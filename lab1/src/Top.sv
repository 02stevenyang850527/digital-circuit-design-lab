==> flow/design.v <==
module Top(
	input i_clk,
	input i_rst,
	input i_start,
	output [3:0] o_random_out
);
	enum {IDLE, RUN} state_w, state_r;
	logic [31:0] counter_w, counter_r;
	logic [3:0]  random_w, random_r;
	logic [31:0] random_seed_w, random_seed_r;
	assign o_random_out = random_w;
	always_comb begin
		if (state_r == IDLE) begin
			random_w = random_r;
			state_w = IDLE;
			counter_w = 0;
			random_seed_w = random_seed_r;
		end else begin
			counter_w = counter_r + 1;
			case(counter_r)
				 5000000,
				10000000,
				15000000,
				20000000,
				25000000,
				30000000,
				37000000,
				46000000,
				57000000,
				70000000,
				85000000,
				102000000,
				121000000,
				142000000: 	begin
									random_seed_w = random_seed_r * 16807 % 2147483647;
									random_w = random_seed_r[23:6] % 16;
									state_w = state_r;
								end
				142000001:	begin
									state_w = IDLE;
									random_w = random_r;
									random_seed_w = random_seed_r;
								end
						default: begin
									random_w = random_r;
									state_w = state_r;
									random_seed_w = random_seed_r;
									end
					endcase
		end
		if (i_start) begin
			state_w = RUN;
			counter_w = 0;
		end
	end
	always_ff @(posedge i_clk or negedge i_rst) begin
		if (!i_rst) begin
			state_r <= IDLE;
			random_r <= 0;
			counter_r <= 0;
			random_seed_r <= 32134;
			end
		else begin
			counter_r <= counter_w;
			state_r <= state_w;
			random_r <= random_w;
			random_seed_r <= random_seed_w;
			end
	end
endmodule
# From RTL to reports: Top
# Tool output for the design above, in the order of the flow.
# Line numbers count from 1 in the design file above.
# Cell names lack the library's common part.
# Not given: -
[inputs]
design = "Top"
clock = "i_clk"
lib = "sky130hd"
pvt_corner = "tt_025C_1v80"

# Elaborated design
# Counts by Yosys on the flattened word-level netlist (proc, flatten, opt, wreduce; memories kept). Register bits leave out memories and registers merged into their read ports (data or address). Print and check cells are left out. Cells with the same type and inputs are merged into one.
[op_classes]
n_addsub = 1
mul = 1
n_div = 1
n_eq = 15
mux = 7
n_logic = 1
reduce_logical = 4
[op_table]
columns = ["op", "n"]
rows = [
  ["32-bit by 31-bit remainder unit with 32-bit output (second input constant)", 1],
  ["32-bit by 15-bit multiplier with 32-bit output (second input constant)", 1],
  ["32-bit 2-to-1 mux", 5],
  ["32-bit by 27-bit equality test with 1-bit output (second input constant)", 4],
  ["32-bit by 25-bit equality test with 1-bit output (second input constant)", 3],
  ["32-bit by 26-bit equality test with 1-bit output (second input constant)", 3],
  ["32-bit by 24-bit equality test with 1-bit output (second input constant)", 2],
  ["32-bit by 28-bit equality test with 1-bit output (second input constant)", 2],
  ["32-bit by 1-bit adder with 32-bit output (second input constant)", 1],
  ["32-bit by 23-bit equality test with 1-bit output (second input constant)", 1],
  ["32-bit zero test", 1],
  ["14-bit OR reduction", 1],
  ["4-bit 2-to-1 mux", 2],
  ["3-bit nonzero test", 1],
  ["2-bit AND reduction", 1],
  ["1-bit inverter", 1],
]
[word_totals]
register_bits = 100
inputBits = 3
out_inout_bits = 4
elab_cells = 34

# Depth
# Longest topological path by Yosys (ltp), each cell counted once; first at word level (registers and memories cut), then after technology mapping (sequential cells cut; the memories' decode and read muxes count).
[depth]
depth_word = 4
abc_area = 0
depth_mapped = 33

# Mapped cells and area
# Yosys stat after the flow's synthesis: flattened, memories mapped to cells. It holds for the ABC_AREA given above (unset counts as 0); a run with the other value may have another netlist.
[synth_totals]
cells = 1325
area_um2 = 11353.4
flip_flops = 69
[types]
columns = ["cell", "n"]
rows = [
  ["fa_1", 113],
  ["ha_1", 141],
  ["dfrtp_1", 59],
  ["inv_1", 253],
  ["xnor2_1", 42],
  ["xor2_1", 39],
  ["nor2_1", 89],
  ["nand2_1", 83],
  ["a21oi_1", 57],
  ["dfstp_2", 10],
  ["nand4_1", 35],
  ["o21ai_0", 33],
  ["nand3_1", 29],
  ["nor3_1", 27],
  ["nor4_1", 21],
  ["clkbuf_1", 30],
  ["o211ai_1", 13],
  ["and4_1", 11],
]
# Other cell types: 72; their cells: 240.

# Path before layout
# Path of least setup slack by OpenSTA after synthesis, without wires, with an ideal clock, recovery checks aside; 20% of the period is set as input and as output delay. Where synthesis merged equal registers, the netlist keeps one of their names.
[synth_path]
path_type = "register -> register"
start = "register random_seed_r[14]"
end = "register random_seed_r[15]"
period_ps = 8340
t_first_pin_ps = 0
arrival_ps = 8153
required_time_ps = 8245
slack_ps = 92
delay_ps = 8248
driving_pins = 34
period_less_setup_slack_ps = 8248
# "delay_ps" = arrival - input delay + setup time.
# "driving_pins" counts driving pins, that of a launching flip-flop among them; a cell with two outputs on the path counts twice.
# "period_less_setup_slack_ps" = period - worst setup slack (recovery checks aside). The figure is calculated, with input and output delays left at 20% of the set period.
# Between the ends stands the longest chain of elaborated cells between them, by number of cells; it is not shown to be the way that was timed. Of several equally long chains one is given.
# A line is the first line of the expression or statement that the cell stems from. Yosys adds cells for indexed reads and writes and turns some case tables into memories.
[synth_via]
path_cell_list = "dfstp_2 inv_1 fa_1 inv_1 ha_1 inv_1 fa_1 inv_1 fa_1 fa_1 inv_1 fa_1 inv_1 ha_1 clkbuf_1 nand4_1 o221ai_1 or3_1 o21ba_2 xor2_1 nand4_1 nor4_1 buf_2 nand4_2 a21boi_0 ha_1 nand4_1 nor4_1 a31o_2 and2_1 clkbuf_1 nand3_1 xnor2_1 o31ai_1"
elab_chain_cells = 2
cone_cells = 2
cone_lines = 1
cone_classes = "1 x mul; 1 x div"
[synth_rtl]
columns = ["item", "line_no", "text"]
rows = [
  ["from (decl)", 10, "logic [31:0] random_seed_w, random_seed_r;"],
  ["from (assign)", 61, "random_seed_r <= 32134;"],
  ["from (assign)", 67, "random_seed_r <= random_seed_w;"],
  ["32-bit by 15-bit multiplier with 32-bit output", 35, "random_seed_w = random_seed_r * 16807 % 2147483647;"],
  ["32-bit by 31-bit remainder unit with 32-bit output", 35, ""],
  ["to (assign)", 61, ""],
  ["to (assign)", 67, ""],
  ["to (decl)", 10, ""],
]

# Below are 2 stored runs of the flow (Yosys, OpenROAD; platform sky130hd) on Top, each with its settings, unordered. Constraints: input delay and output delay 20% of the set period each, output load 0.01 pF.

[[run]]
name = "run A"
[run.settings]
period_ns = 7.57
CORE_UTILIZATION = 52
SETUP_SLACK_MARGIN = 0.14
PLACE_DENSITY_LB_ADDON = 0.19
CORE_MARGIN = 5
CELL_PAD_IN_SITES_DETAIL_PLACEMENT = 2
CTS_CLUSTER_SIZE = 64
CTS_CLUSTER_DIAMETER = 192
MIN_ROUTING_LAYER = "met1"
MAX_ROUTING_LAYER = "met5"
CAP_MARGIN = 20
SLEW_MARGIN = 20
[run.results]
outcome = "no results, placement failed with DPL-0033"

[[run]]
name = "run B"
[run.settings]
period_ns = 8.56
CORE_UTILIZATION = 71
SETUP_SLACK_MARGIN = -0.68
PLACE_DENSITY = 0.39
CELL_PAD_IN_SITES_GLOBAL_PLACEMENT = 2
CELL_PAD_IN_SITES_DETAIL_PLACEMENT = 2
GPL_TIMING_DRIVEN = 0
CTS_CLUSTER_DIAMETER = 369
CAP_MARGIN = 30
SLEW_MARGIN = 30
CORE_MARGIN = 2
[run.results]
outcome = "no results, placement failed with GPL-0301"
